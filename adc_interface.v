==> flow/design.v <==
module adc_interface (
    input clk,               
    input reset,             
    output reg convst,       
    output reg sck,          
    output reg sdi,          
    input sdo,               
    output reg [11:0] adc_value   
);
    parameter IDLE = 2'b00, START_CONV = 2'b01, READ_DATA = 2'b10;
    reg [1:0] current_state = IDLE, next_state = IDLE;
    integer bit_count = 0;   
    always @(posedge clk or posedge reset) begin
        if (reset) begin
            current_state <= IDLE;
            bit_count <= 0;
            adc_value <= 0;
            sck <= 0;
            sdi <= 0;      
            convst <= 1;   
        end else begin
            current_state <= next_state;
            case(current_state)
                IDLE: begin
                    convst <= 1;
                    sck <= 0;
                    sdi <= 0;   
                    bit_count <= 0;
                    adc_value <= 0;
                    next_state <= START_CONV;
                end
                START_CONV: begin
                    convst <= 0;   
                    sdi <= 0;      
                    if (bit_count < 4) begin   
                        bit_count <= bit_count + 1;
                        next_state <= START_CONV;   
                    end else begin
                        bit_count <= 0;
                        next_state <= READ_DATA;
                    end
                end
                READ_DATA: begin
                    sck <= ~sck;   
                    sdi <= 0;      
                    if (sck) begin   
                        adc_value <= {adc_value[10:0], sdo};   
                        bit_count <= bit_count + 1;
                        if (bit_count == 12) next_state <= IDLE;   
                        else next_state <= READ_DATA;             
                    end
                end
            endcase
        end
    end
endmodule
# == From RTL to reports: adc_interface ==
# The steps from the RTL of adc_interface to its reports follow in flow order.
# Line numbers count from 1 in the design file above.
# Operators carry their Yosys type and port widths (W data, S select, Z words).
# Cell names lack the library's common part.
# Not given: n/a
# design
design,adc_interface
clock_port,clk
lib,sky130hd
corner,tt_025C_1v80

# == Word level ==
# Source: Yosys, flattened and elaborated, memories not mapped. Widths are those after wreduce. Registers that Yosys merges into a memory's read port (data or address) are not register bits. Print and check cells do not count. Equal cells are merged and count once.
# op_classes
addsub,1
n_mul,0
div,0
cmp,1
eq_ne,4
shift,0
mux,11
n_logic,2
reduce_logical,7
# ops
op,count
$pmux W32 S3,1
$mux W32,2
$add A32 B2 Y32 const B,1
$lt A32 B4 Y1 const B,1
$eq A32 B5 Y1 const B,1
$pmux W12 S2,1
$mux W12,1
$pmux W2 S3,1
$mux W2,3
$reduce_and A2 Y1,2
$reduce_bool A2 Y1,2
$pmux W1 S2,2
$reduce_and A3 Y1,1
$reduce_bool A3 Y1,1
$not A1 Y1,2
$eq A2 B1 Y1 const B,1
$eq A2 B2 Y1 const B,1
$ne A2 B2 Y1 const B,1
$logic_not A2 Y1,1
# bits
ff_bits,50
latch_bits,0
ramBits,0
mem_bits_ro,0
clocked_rd_ports_x_width,0
memories,0
out_inout_bits,15

# == Logic depth ==
# Longest topological path by Yosys (ltp), each cell counted once; first at word level (registers and memories cut), then after technology mapping (sequential cells cut; the memories' decode and read muxes count).
# depth
depth_word,4
abc_area,0
mapped_depth,9

# == Netlist ==
# Yosys stat after the flow's synthesis: flattened, memories mapped to cells. It holds for the ABC_AREA given above (unset counts as 0); a run with the other value may have another netlist.
# The area totals of this step are shown rounded.
# types
type,count,area_total_um2
dfrtp_1,47,1.18E+03
mux2i_1,16,160.154
nand4_1,22,137.632
a31oi_1,20,125.12
a22o_1,13,113.859
nand3_1,20,100.096
ha_1,6,75.072
nand2_1,19,71.318
and3_1,11,68.816
and4_1,7,61.309
edfxtp_1,2,60.058
buf_4,7,52.55
nor4_1,8,50.048
o21ai_0,9,45.043
inv_1,11,41.29
clkbuf_1,9,33.782
a221o_1,3,30.029
dfstp_2,1,26.275
# Not listed: further types 27, cells in them 55.
# mapped
cell_count,286
mapped_area_um2,2800
ff_cells,50
buffers,24

# == Timing after synthesis ==
# Path of least setup slack by OpenSTA after synthesis, without wires, with an ideal clock, recovery checks aside; 20% of the period is set as input and as output delay. Where synthesis merged equal registers, the netlist keeps one of their names.
# synth_timing
path_kind,register -> register
from,register current_state[0]
to,register bit_count[30]
period_ns,4.22
setup_ns,0.079
t_arrival_ns,1.766
slack_ns,2.375
delay_ns,1.845
path_stages,10
path_buffers,2
synth_period_reached_ns,1.845
# "delay_ns" = arrival - input delay + setup time.
# "path_stages": output pins that drive a net of the path, with the launching flip-flop's if there is one; two outputs of one cell count as two.
# "synth_period_reached_ns" is the clock period less the worst setup slack; recovery checks do not enter. This is arithmetic on one report: input and output delays are still those of the set period (20% each).
# The rows between start and end are the longest chain of elaborated cells between them; the timing report does not say that the signal goes this way. Where chains are equally long, one stands for them.
# A line is the first line of the expression or statement that the cell stems from. Yosys adds cells for indexed reads and writes and turns some case tables into memories.
# At most two assigning lines are given for a register; there are more.
# synth_between
path_cell_list,dfrtp_1 inv_1 ha_1 nand2b_1 nand2b_1 clkbuf_1 nor2_2 buf_2 nand4_1 mux2i_1
elab_chain_cells,3
cells_between,7
cone_lines,1
classes_between,3 x eq/ne; 1 x mux; 3 x reduce/logical
# synth_lines
item,line_no,rtl
from (decl),11,"reg [1:0] current_state = IDLE, next_state = IDLE;"
from (assign),15,current_state <= IDLE;
from (assign),22,current_state <= next_state;
$eq A2 B2 Y1,23,case(current_state)
$reduce_bool A3 Y1,n/a,
$reduce_and A2 Y1,n/a,
to (assign),36,bit_count <= bit_count + 1;
to (assign),48,bit_count <= bit_count + 1;
to (decl),12,integer bit_count = 0;

# == Timing after layout ==
# From the final timing report of flow run A: the path of least setup slack in the routed layout; clock arrival at registers is part of the times.
# layout_timing
path_kind,register -> register
from,register bit_count[13]
to,register bit_count[14]
period_ns,1.39
setup_ns,0.11
t_arrival_ns,2.03
slack_ns,-0.46
path_stages,8
path_buffers,2
# The rows between start and end are the longest chain of elaborated cells between them; the timing report does not say that the signal goes this way. Where chains are equally long, one stands for them.
# At most two assigning lines are given for a register; there are more.
# layout_between
path_cell_list,dfrtp_1 nor4_2 buf_4 and4_4 a211o_4 buf_12 and4_1 a221o_1
elab_chain_cells,3
cells_between,5
classes_between,1 x add/sub; 1 x compare; 3 x mux
# layout_lines
item,line_no,rtl
from (decl),12,integer bit_count = 0;
from (assign),36,bit_count <= bit_count + 1;
from (assign),48,bit_count <= bit_count + 1;
$add A32 B2 Y32,48,
$mux W32,46,if (sck) begin
$pmux W32 S3,23,case(current_state)
to (assign),36,
to (assign),48,
to (decl),12,

# Settings and measured results of 2 stored flow runs for module adc_interface (sky130hd), not sorted in any way. The constraints put input and output delay at 20% of the set period each and load the outputs with 0.01 pF.
# Measured values are rounded.
# Settings: . = not set for that run.
name,flow run A,flow run B
period_ns,1.39,2.97
CORE_UTILIZATION,18,16
SETUP_SLACK_MARGIN,0.27,.
PLACE_DENSITY_LB_ADDON,0.14,.
CORE_MARGIN,7,2
CELL_PAD_IN_SITES_GLOBAL_PLACEMENT,0,.
GPL_ROUTABILITY_DRIVEN,1,.
CTS_CLUSTER_SIZE,23,.
CAP_MARGIN,35,30
SLEW_MARGIN,15,20
PLACE_DENSITY,.,0.62
CORE_ASPECT_RATIO,.,1.36
ABC_AREA,.,0
MIN_ROUTING_LAYER,.,met2
yosys_chip_area_um2,2800,2800
die_footprint_um2,19000,19000
final_util_pct,30,19
final_setup_ws_ns,-0.46,0.63
worst_hold_slack_ns,0.35,0.35
